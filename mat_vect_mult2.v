==> flow/design.v <==
module mat_vect_mult2
  # (parameter N = 2,
               DW = 32)
    (aclk,
     areset,
     inp_vect,
     inp_vect_valid,
     inp_vect_rdy,
     s_axis_tdata,
     s_axis_tvalid,
     s_axis_tlast,
     s_axis_tready,
     m_axis_tdata,
     m_axis_tvalid,
     m_axis_tlast,
     m_axis_tready
    );
input                                aclk;
input                                areset;
input [DW-1:0]                       inp_vect;
input                                inp_vect_valid;
output wire                          inp_vect_rdy;
input [DW-1:0]                       s_axis_tdata;
input                                s_axis_tvalid;
input                                s_axis_tlast;
output reg                           s_axis_tready;
output reg   [DW-1:0]  m_axis_tdata;
output reg                           m_axis_tvalid;
output reg                           m_axis_tlast;
input                                m_axis_tready;
reg [$clog2(N)-1:0]            count;
reg [$clog2(N)-1:0]            slice;
wire [DW-1:0]                  inp_vect_lat [0:N-1];
reg [DW-1:0]                   inp_vect_reg [0:N-1];
generate
genvar i;
for (i=0; i<N; i=i+1) begin : lat_loop
  assign inp_vect_lat[i] = (inp_vect_rdy && inp_vect_valid && slice == i) ? inp_vect : inp_vect_reg[i] ; 
  always@(posedge aclk or posedge areset)
  begin
    if (areset) begin
      inp_vect_reg[i] <= 'b0;
    end else begin
      inp_vect_reg[i] <= inp_vect_lat[i];
    end
  end
end
endgenerate
always@(posedge aclk or posedge areset)
begin
  if (areset) begin
    s_axis_tready <= 'b0;
  end else begin
    if (s_axis_tlast || (m_axis_tvalid && ~m_axis_tready))
      s_axis_tready <= 'b0;
    else
      s_axis_tready <= 'b1;
  end
end
assign inp_vect_rdy = (count==0) ? s_axis_tready : 'b0;
always@(posedge aclk or posedge areset)
begin
  if (areset) begin
    m_axis_tdata <= 'b0;
  end else begin
    if (s_axis_tvalid && s_axis_tready) begin
      m_axis_tdata <= m_axis_tdata + (s_axis_tdata * inp_vect_lat[slice]);
    end else if (m_axis_tvalid && m_axis_tready) begin
      m_axis_tdata <= 'b0;
    end 
  end  
end
always@(posedge aclk or posedge areset)
begin
  if (areset) begin
    slice <= 'b0;
  end else begin
    if (s_axis_tvalid && s_axis_tready && s_axis_tlast) begin
      slice <= 'b0;
    end else if (s_axis_tvalid && s_axis_tready) begin
      slice <= slice + 'b1;
    end
  end
end
always@(posedge aclk or posedge areset)
begin
  if (areset) begin
    m_axis_tvalid <= 'b0;
  end else begin
    if (s_axis_tlast && s_axis_tready) m_axis_tvalid <= 'b1;
    else if (m_axis_tready) m_axis_tvalid <= 'b0;
  end
end
always@(posedge aclk or posedge areset)
begin
  if (areset) begin
    m_axis_tlast <= 'b0;
  end else begin
    if (m_axis_tready) m_axis_tlast <= 'b0;
    else if (s_axis_tlast && s_axis_tready && count == N-1) m_axis_tlast <= 'b1;
  end
end
always@(posedge aclk or posedge areset)
begin
  if (areset) begin
    count <= 'b0;
  end else begin
    if (s_axis_tlast && s_axis_tready) begin
      if (count != N-1) count <= count + 'b1;
    end
  end
end
endmodule
# == Tool chain data of mat_vect_mult2 ==
# What the tools print for mat_vect_mult2, step after step.
# Line numbers count from 1 in the design file above.
# A cell with -- has no value.
# design
top_module,mat_vect_mult2
clock,aclk
library,sky130hd
lib_corner,tt_025C_1v80

# == After elaboration ==
# Counts by Yosys on the flattened word-level netlist (proc, flatten, opt, wreduce). Print and check cells are left out. Cells with the same type and inputs are merged into one.
# word_totals
reg_bits,101
in_bits,70
out_inout_bits,36
wordCells,43
# op_classes
addsub,3
multipliers,1
muxes,15
logic,2
reduce_and_logical,14
# op_table
op,n
32-bit by 32-bit multiplier with 32-bit output,1
32-bit two-way mux,5
32-bit case mux with 2-bit select,1
32-bit adder,1
1-bit logical AND,9
1-bit two-way mux,9
2-bit nonzero test,4
1-bit adder (second input constant),2
1-bit NOT,2
1-bit logical OR,1

# == Depth ==
# Depth = most cells in a row (Yosys ltp): at word level without a register or memory, in the mapped netlist without a sequential cell, where the memories' decode and read muxes count.
# depth
ltp_word,9
ABC_AREA,0
mapped_depth,35
mapped_depth_nobuf,30

# == Netlist ==
# The flow's flattened synthesis, as Yosys stat reports it; memories are mapped. The netlist is that of the ABC_AREA named above (0 if unset); the other value can give another one.
# synth_totals
mapped_cells,2209
area_mm2,0.0212804
seqArea_mm2,0.0025274
ffs,101
buffers,103
# types
cell_type,n,type_area_um2
sky130_fd_sc_hd__fa_1,438,8768.41
sky130_fd_sc_hd__dfrtp_1,101,2.53E+03
sky130_fd_sc_hd__inv_1,504,1.89E+03
sky130_fd_sc_hd__ha_1,124,1.55E+03
sky130_fd_sc_hd__nor2b_1,152,950.912
sky130_fd_sc_hd__and2_1,148,925.888
sky130_fd_sc_hd__mux2_2,80,900.864
sky130_fd_sc_hd__nand2_1,215,807.024
sky130_fd_sc_hd__xnor2_1,56,490.47
sky130_fd_sc_hd__clkbuf_1,93,349.085
sky130_fd_sc_hd__nand2b_1,44,275.264
sky130_fd_sc_hd__mux2i_1,27,270.259
sky130_fd_sc_hd__o21ai_0,54,270.259
sky130_fd_sc_hd__xnor3_1,7,157.651
sky130_fd_sc_hd__nor2_1,38,142.637
sky130_fd_sc_hd__a21oi_1,23,115.11
sky130_fd_sc_hd__xor2_1,13,113.859
sky130_fd_sc_hd__a21o_1,11,82.579
# Not listed: further types 37, cells in them 81.

# == Timing after synthesis ==
# Path of least setup slack by OpenSTA after synthesis, without wires, with an ideal clock, recovery checks aside; 20% of the period is set as input and as output delay. Where synthesis merged equal registers, the netlist keeps one of their names.
# synth_timing
kind,input to register
start,input port inp_vect_valid
end,register m_axis_tdata[26]
tclk_ns,12.4
in_delay_ns,2.480
setup_time_ns,0.142
t_first_pin_ns,2.480
arrival_time_ns,9.724
required_ns,12.258
path_slack_ns,2.534
delay_ns,7.386
path_stages,30
n_path_buf,4
period_less_setup_slack_ns,9.866
# "delay_ns" = arrival - input delay + setup time.
# "path_stages" counts driving pins, that of a launching flip-flop among them; a cell with two outputs on the path counts twice.
# "period_less_setup_slack_ns" is the clock period less the worst setup slack; recovery checks do not enter. This is arithmetic on one report: input and output delays are still those of the set period (20% each).
# The rows between start and end are the longest chain of elaborated cells between them; the timing report does not say that the signal goes this way. Where chains are equally long, one stands for them.
# A line is the first line of the expression or statement that the cell stems from. Yosys adds cells for indexed reads and writes and turns some case tables into memories.
# At most two assigning lines are given for a register; there are more.
# synth_via
cell_sequence,sky130_fd_sc_hd__nand3b_2 > sky130_fd_sc_hd__buf_4 > sky130_fd_sc_hd__buf_6 > sky130_fd_sc_hd__buf_6 > sky130_fd_sc_hd__mux2i_1 > sky130_fd_sc_hd__clkbuf_1 > sky130_fd_sc_hd__and2_1 > sky130_fd_sc_hd__fa_1 > sky130_fd_sc_hd__fa_1 > sky130_fd_sc_hd__fa_1 > sky130_fd_sc_hd__inv_1 > sky130_fd_sc_hd__fa_1 > sky130_fd_sc_hd__inv_1 > sky130_fd_sc_hd__fa_1 > sky130_fd_sc_hd__inv_1 > sky130_fd_sc_hd__fa_1 > sky130_fd_sc_hd__inv_1 > sky130_fd_sc_hd__fa_1 > sky130_fd_sc_hd__inv_1 > sky130_fd_sc_hd__fa_1 > sky130_fd_sc_hd__inv_1 > sky130_fd_sc_hd__ha_1 > sky130_fd_sc_hd__and4_1 > sky130_fd_sc_hd__a311oi_1 > sky130_fd_sc_hd__o21ai_0 > sky130_fd_sc_hd__a21oi_1 > sky130_fd_sc_hd__o31ai_1 > sky130_fd_sc_hd__and4_1 > sky130_fd_sc_hd__o311ai_0 > sky130_fd_sc_hd__o211ai_1
elab_chain_cells,8
cells_between,10
cone_lines,3
classes_between,add/sub: 1; mul: 1; mux: 5; reduce/logical: 3
# synth_rtl
element,line,rtl
"start, declared",21,input                                inp_vect_valid;
1-bit logical AND x2,38,assign inp_vect_lat[i] = (inp_vect_rdy && inp_vect_valid && slice == i) ? inp_vect : inp_vect_reg[i] ;
32-bit two-way mux,38,
32-bit case mux with 2-bit select,67,m_axis_tdata <= m_axis_tdata + (s_axis_tdata * inp_vect_lat[slice]);
32-bit two-way mux,66,if (s_axis_tvalid && s_axis_tready) begin
32-bit by 32-bit multiplier with 32-bit output,67,
32-bit adder,67,
32-bit two-way mux,66,
"end, assigned",64,m_axis_tdata <= 'b0;
"end, assigned",67,
"end, declared",27,output reg   [DW-1:0]  m_axis_tdata;

# == Timing after layout ==
# From the final timing report of flow run A: the path of least setup slack in the routed layout; clock arrival at registers is part of the times.
# layout_timing
kind,input to register
start,input port inp_vect_valid
end,register m_axis_tdata[26]
tclk_ns,9.77
in_delay_ns,1.95
setup_time_ns,0.13
t_first_pin_ns,1.95
arrival_time_ns,9.53
required_ns,10.02
path_slack_ns,0.49
path_stages,28
n_path_buf,2
# The rows between start and end are the longest chain of elaborated cells between them; the timing report does not say that the signal goes this way. Where chains are equally long, one stands for them.
# At most two assigning lines are given for a register; there are more.
# layout_via
cell_sequence,sky130_fd_sc_hd__dlymetal6s2s_1 > sky130_fd_sc_hd__nand3b_4 > sky130_fd_sc_hd__buf_4 > sky130_fd_sc_hd__o21ai_0 > sky130_fd_sc_hd__nor2_1 > sky130_fd_sc_hd__fa_1 > sky130_fd_sc_hd__fa_1 > sky130_fd_sc_hd__fa_1 > sky130_fd_sc_hd__inv_1 > sky130_fd_sc_hd__fa_1 > sky130_fd_sc_hd__inv_1 > sky130_fd_sc_hd__fa_1 > sky130_fd_sc_hd__inv_1 > sky130_fd_sc_hd__fa_1 > sky130_fd_sc_hd__inv_1 > sky130_fd_sc_hd__fa_1 > sky130_fd_sc_hd__inv_1 > sky130_fd_sc_hd__fa_1 > sky130_fd_sc_hd__inv_1 > sky130_fd_sc_hd__ha_1 > sky130_fd_sc_hd__and4_1 > sky130_fd_sc_hd__a311oi_1 > sky130_fd_sc_hd__o21ai_0 > sky130_fd_sc_hd__a21oi_1 > sky130_fd_sc_hd__o31ai_1 > sky130_fd_sc_hd__and4_1 > sky130_fd_sc_hd__o311ai_0 > sky130_fd_sc_hd__o211ai_1
elab_chain_cells,8
cells_between,10
cone_lines,3
classes_between,add/sub: 1; mul: 1; mux: 5; reduce/logical: 3
# layout_rtl
element,line,rtl
"start, declared",21,input                                inp_vect_valid;
1-bit logical AND x2,38,assign inp_vect_lat[i] = (inp_vect_rdy && inp_vect_valid && slice == i) ? inp_vect : inp_vect_reg[i] ;
32-bit two-way mux,38,
32-bit case mux with 2-bit select,67,m_axis_tdata <= m_axis_tdata + (s_axis_tdata * inp_vect_lat[slice]);
32-bit two-way mux,66,if (s_axis_tvalid && s_axis_tready) begin
32-bit by 32-bit multiplier with 32-bit output,67,
32-bit adder,67,
32-bit two-way mux,66,
"end, assigned",64,m_axis_tdata <= 'b0;
"end, assigned",67,
"end, declared",27,output reg   [DW-1:0]  m_axis_tdata;

# Measured results for mat_vect_mult2: 2 stored runs of the Yosys and OpenROAD flow on sky130hd. The settings differ; the order carries no meaning. The constraints put input and output delay at 20% of the set period each and load the outputs with 0.01 pF.
# By "period_reached_ns" is meant the clock period of the run minus its worst setup slack. This is arithmetic on one report: input and output delays are still those of the set period (20% each).
# "worst_path_time_ns" is the time allowed to the run's worst setup path (the clock period less input and output delay, where it has them) less its slack. Clock arrival times count: a late capture clock shortens it, a late launch clock lengthens it.
# A setting shown as n/a is not set for that run.
run,period_ns,CORE_UTILIZATION,CAP_MARGIN,CORE_MARGIN,SLEW_MARGIN,PLACE_DENSITY_LB_ADDON,CORE_ASPECT_RATIO,CELL_PAD_IN_SITES_DETAIL_PLACEMENT,ABC_AREA,CTS_CLUSTER_DIAMETER,synthesis_area_mm2,design.die.area_mm2,post_route_stdcell_area_mm2,utilization_pct,final_setup_ws_ns,final_setup_tns_ns,timing.hold.ws_ns,period_reached_ns,worst_path_time_ns,worst_path_kind
flow run A,9.77,72,20,2,20,n/a,n/a,n/a,n/a,n/a,0.0212804,0.0309478,0.0235113,81.3,0.489,0.000,0.491,9.281,7.33,input to register
flow run B,10.8,45,20,2,20,0.28,1.01,0,0,220,0.0212804,0.0490445,0.0234838,50.0,0.767,0.000,0.489,10.033,7.87,input to register
